==> flow/design.v <==
module ClockStateStorage(
    input clk,
    input dip,
    input up, down, reset,
    input [2:0] cursorPos,
    output [5:0] second, minute, hour
);
    reg [26:0] secondIncrementCounter;
    reg [5:0] trueHour; 
    reg [5:0] trueMinute;
    reg [5:0] trueSecond;
    assign hour = dip ? trueHour : hourAs12Representation(trueHour);
    assign minute = trueMinute;
    assign second = trueSecond;
    initial begin
        trueSecond = 0;
        trueMinute = 0;
        trueHour = 0;
        secondIncrementCounter = 0;
    end
    always @(posedge clk) begin
        if (reset) begin
            trueSecond = 0;
            trueMinute = 0;
            trueHour = 0;
        end
        if (up) begin
            case (cursorPos)
                3'b001 : trueSecond = trueSecond < 59 ? trueSecond + 1 : 0;
                3'b010 : trueMinute = trueMinute < 59 ? trueMinute + 1 : 0;
                3'b100 : trueHour = trueHour < 23 ? trueHour + 1 : 0;
            endcase
        end
        if (down) begin
            case (cursorPos)
                3'b001 : trueSecond = trueSecond > 0 ? trueSecond - 1 : 59;
                3'b010 : trueMinute = trueMinute > 0 ? trueMinute - 1 : 59;
                3'b100 : trueHour = trueHour > 0 ? trueHour - 1 : 23;
            endcase
        end
        secondIncrementCounter <= secondIncrementCounter + 1;
        if (secondIncrementCounter == 27'd100000000) begin
            secondIncrementCounter <= 1;
            trueSecond <= trueSecond + 1;
            if (trueSecond == 6'd59) begin
                trueSecond <= 0;
                trueMinute <= trueMinute + 1;
                if (trueMinute == 6'd59) begin
                    trueMinute <= 0;
                    trueHour <= trueHour + 1;
                    if (trueHour == 6'd23) begin
                        trueHour <= 0;
                    end
                end
            end
        end
    end
    function [5:0] hourAs12Representation;
        input [5:0] inHour;
        begin
            if (inHour == 0)
                hourAs12Representation = 6'd12;
            else if (inHour > 0 & inHour <= 12)
                hourAs12Representation = inHour;
            else  
                hourAs12Representation = inHour - 6'd12;
        end
    endfunction
endmodule
**Tool chain data of ClockStateStorage**

The steps from the RTL of ClockStateStorage to its reports follow in flow order.
Line numbers count from 1 in the design file above.
Cell names lack the library's common part.
The mark - stands for no value.

- Top module: ClockStateStorage
- Clock port: clk
- Library: sky130hd
- Corner: tt_025C_1v80

**Elaborated design**

Source: Yosys, flattened and elaborated, memories not mapped. Widths are those after wreduce; folded enables and synchronous resets count as part of the registers. Registers that Yosys merges into a memory's read port (data or address) are not register bits. Print and check cells do not count. Equal cells are merged and count once.

- Bits in registers: 45
- Bits of input ports: 8
- Word-level cells: 65

- Add/sub/neg operators: 11
- $lt $le $gt $ge: 8
- Equality and inequality tests: 7
- Muxes and demuxes: 33
- Bitwise gates (word level): 1
- Reductions and logical operators: 1

Operator list:

| cell | count |
|---|---|
| 2-to-1 mux 6 bit | 33 |
| adder 6 x 1 -> 6 bit with constant B | 6 |
| adder 27 x 1 -> 27 bit with constant B | 1 |
| == test 27 bit with constant B | 1 |
| > comparator 6 x 1 -> 1 bit with constant B | 4 |
| subtractor 6 x 1 -> 6 bit with constant B | 3 |
| less-than comparator 6 bit with constant B | 2 |
| == test 6 bit with constant B | 2 |
| subtractor 6 x 4 -> 6 bit with constant B | 1 |
| <= comparator 6 x 4 -> 1 bit with constant B | 1 |
| less-than comparator 6 x 5 -> 1 bit with constant B | 1 |
| == test 6 x 5 -> 1 bit with constant B | 1 |
| logical NOT 6 bit | 1 |
| == test 3 x 1 -> 1 bit with constant B | 1 |
| == test 3 x 2 -> 1 bit with constant B | 1 |
| == test 3 bit with constant B | 1 |
| AND 1 bit | 1 |

**Logic depth**

Depth = most cells in a row (Yosys ltp): at word level without a register or memory, in the mapped netlist without a sequential cell, where the memories' decode and read muxes count.

- Word-level depth: 14
- ABC_AREA: 0
- Mapped depth: 21

**Netlist**

Yosys stat after the flow's synthesis: flattened, memories mapped to cells. It holds for the ABC_AREA given above (unset counts as 0); a run with the other value may have another netlist.

- Cells in the netlist: 459
- Mapped area: 3677.3 um^2
- Mapped flip-flops: 45
- Buffers: 17

Cell types:

| cell | count |
|---|---|
| dfxtp_1 | 45 |
| ha_1 | 16 |
| xnor2_1 | 22 |
| nor2_1 | 50 |
| nand2_1 | 41 |
| xor2_1 | 15 |
| o21ai_0 | 21 |
| nand3_1 | 20 |
| a21oi_1 | 17 |
| nor2b_1 | 12 |
| nor4_1 | 11 |
| a211oi_1 | 9 |
| nor3_1 | 13 |
| nand4_1 | 10 |
| inv_1 | 16 |
| mux2i_1 | 6 |
| nand4bb_1 | 5 |
| nand4b_1 | 6 |

Other cell types: 61; their cells: 124.

**Path before layout**

Source: OpenSTA report_checks on the synthesized netlist (no wires, ideal clock, input and output delay 20% of the period each), path of least setup slack; recovery checks are left aside. Register names are those of the netlist, which keeps one name where synthesis merged equal registers.

- Path kind: in2reg
- From: input port reset
- To: register trueHour[1]
- Period: 4.93 ns
- Input delay: 0.986 ns
- Library setup time: 0.121 ns
- Arrival: 4.935 ns
- Data required time: 4.809 ns
- Setup slack: -0.126 ns
- Delay of the path: 4.070 ns
- Stages on the path: 19
- Buffers on the path: 3
- Synthesis period reached: 5.056 ns

"delay of the path" is the arrival time less input delay plus setup time.
"stages on the path" counts driving pins, that of a launching flip-flop among them; a cell with two outputs on the path counts twice.
"synthesis period reached" is the clock period less the worst setup slack; recovery checks do not enter. This is arithmetic on one report: input and output delays are still those of the set period (20% each).
Between the ends stands the longest chain of elaborated cells between them, by number of cells; it is not shown to be the way that was timed. Of several equally long chains one is given.
Each line given opens the expression or statement behind the cell; cells for indexed reads and writes are added by Yosys, which also makes memories of some case tables.
At most two assigning lines are given for a register; there are more.

- Path through: buf_2 -> clkbuf_1 -> clkbuf_1 -> nor2b_1 -> ha_1 -> nor2_1 -> o21a_1 -> mux2i_1 -> ha_1 -> o311ai_2 -> nor4_1 -> nor3_1 -> a21oi_1 -> ha_1 -> nand4_1 -> o21bai_1 -> nor3b_4 -> o2111a_2 -> mux2_2
- Cells in the longest elaborated chain: 14
- Elaborated cells on any way between the ends: 41
- Those cells by class: add/sub (7); compare (6); eq/ne (3); mux (25)

RTL lines, path after synthesis:

| what | line | text |
|---|---|---|
| start, declared | 4 | `input up, down, reset,` |
| 2-to-1 mux 6 bit | 22 | `if (reset) begin` |
| adder 6 x 1 -> 6 bit | 31 | `3'b100 : trueHour = trueHour < 23 ? trueHour + 1 : 0;` |
| 2-to-1 mux 6 bit | 31 |  |
| 2-to-1 mux 6 bit | 28 | `case (cursorPos)` |
| 2-to-1 mux 6 bit | 27 | `if (up) begin` |
| subtractor 6 x 1 -> 6 bit | 38 | `3'b100 : trueHour = trueHour > 0 ? trueHour - 1 : 23;` |
| 2-to-1 mux 6 bit | 38 |  |
| 2-to-1 mux 6 bit | 35 | `case (cursorPos)` |
| 2-to-1 mux 6 bit | 34 | `if (down) begin` |
| adder 6 x 1 -> 6 bit | 50 | `trueHour <= trueHour + 1;` |
| 2-to-1 mux 6 bit | 51 | `if (trueHour == 6'd23) begin` |
| 2-to-1 mux 6 bit | 48 | `if (trueMinute == 6'd59) begin` |
| 2-to-1 mux 6 bit | 45 | `if (trueSecond == 6'd59) begin` |
| 2-to-1 mux 6 bit | 42 | `if (secondIncrementCounter == 27'd100000000) begin` |
| end, assigned | 38 |  |
| end, assigned | 50 |  |
| end, declared | 9 | `reg [5:0] trueHour;` |

**Path in the finished layout**

Path of least setup slack in the final report of run B (OpenROAD, finished layout, wires in). Where an end is a register, its clock arrival counts in the times.

- Path kind: in2reg
- From: input port up
- To: register trueHour[1]
- Period: 4.33 ns
- Input delay: 0.87 ns
- Library setup time: 0.11 ns
- Arrival: 4.20 ns
- Data required time: 4.51 ns
- Setup slack: 0.31 ns
- Stages on the path: 16
- Buffers on the path: 2

Between the ends stands the longest chain of elaborated cells between them, by number of cells; it is not shown to be the way that was timed. Of several equally long chains one is given.
At most two assigning lines are given for a register; there are more.

- Path through: clkdlybuf4s50_1 -> nand4bb_1 -> buf_4 -> a211oi_1 -> a21oi_1 -> ha_2 -> o311ai_4 -> nor4_4 -> nor3_2 -> a21oi_2 -> ha_2 -> nand4_1 -> o21bai_4 -> nor3b_4 -> o2111a_2 -> mux2_4
- Cells in the longest elaborated chain: 10
- Elaborated cells on any way between the ends: 26
- Those cells by class: add/sub (4); compare (3); eq/ne (3); mux (16)

RTL lines, path post-layout:

| what | line | text |
|---|---|---|
| start, declared | 4 | `input up, down, reset,` |
| 2-to-1 mux 6 bit | 27 | `if (up) begin` |
| subtractor 6 x 1 -> 6 bit | 38 | `3'b100 : trueHour = trueHour > 0 ? trueHour - 1 : 23;` |
| 2-to-1 mux 6 bit | 38 |  |
| 2-to-1 mux 6 bit | 35 | `case (cursorPos)` |
| 2-to-1 mux 6 bit | 34 | `if (down) begin` |
| adder 6 x 1 -> 6 bit | 50 | `trueHour <= trueHour + 1;` |
| 2-to-1 mux 6 bit | 51 | `if (trueHour == 6'd23) begin` |
| 2-to-1 mux 6 bit | 48 | `if (trueMinute == 6'd59) begin` |
| 2-to-1 mux 6 bit | 45 | `if (trueSecond == 6'd59) begin` |
| 2-to-1 mux 6 bit | 42 | `if (secondIncrementCounter == 27'd100000000) begin` |
| end, assigned | 38 |  |
| end, assigned | 50 |  |
| end, declared | 9 | `reg [5:0] trueHour;` |

Flow measurements of ClockStateStorage on sky130hd: 2 stored runs with different settings, listed in no order. Input and output delays are each 20% of the period that was set; the output load is 0.01 pF.
By "clock period achieved" is meant the clock period of the run minus its worst setup slack. This is arithmetic on one report: input and output delays are still those of the set period (20% each).
"critical setup path time" is the time allowed to the run's worst setup path (the clock period less input and output delay, where it has them) less its slack. Clock arrival times count: a late capture clock shortens it, a late launch clock lengthens it.
"total design power" rests on the timing tool's default activity at the inputs, not on a simulated workload.
Among the settings, n/a means not set for that run.
Among the results, n/a means that no value is shown for the run.

| setting or result | run A | run B |
|---|---|---|
| period_ns | 9.87 | 4.33 |
| CORE_UTILIZATION | 43 | 27 |
| PLACE_DENSITY_LB_ADDON | 0.29 | n/a |
| CORE_ASPECT_RATIO | 1.01 | 0.53 |
| CELL_PAD_IN_SITES_DETAIL_PLACEMENT | 2 | n/a |
| ABC_AREA | 1 | n/a |
| GPL_ROUTABILITY_DRIVEN | 1 | n/a |
| CTS_CLUSTER_DIAMETER | 238 | n/a |
| CAP_MARGIN | 35 | 20 |
| MIN_ROUTING_LAYER | met2 | met1 |
| CORE_MARGIN | 2 | 2 |
| SLEW_MARGIN | 20 | 20 |
| PLACE_DENSITY | n/a | 0.65 |
| TNS_END_PERCENT | n/a | 75 |
| GPL_TIMING_DRIVEN | n/a | 1 |
| CTS_CLUSTER_SIZE | n/a | 63 |
| clock period achieved (ns) | n/a | 4.024 |
| standard-cell area after layout (um^2) | n/a | 4927.2 |
| total design power (mW) | n/a | 1.192 |
| post-layout utilization | n/a | 0.378 |
| chip area after synthesis (Yosys) (um^2) | n/a | 3677.3 |
| full die area (um^2) | n/a | 14616.6 |
| smallest hold slack (ns) | n/a | 0.508 |
| critical setup path time (ns) | n/a | 3.16 |
| critical path type | n/a | in2reg |
| setup slack of the critical path (ns) | n/a | 0.306 |
| total negative slack on setup checks (ns) | n/a | 0.000 |

Run A: unfinished; error DPL-0033 in placement
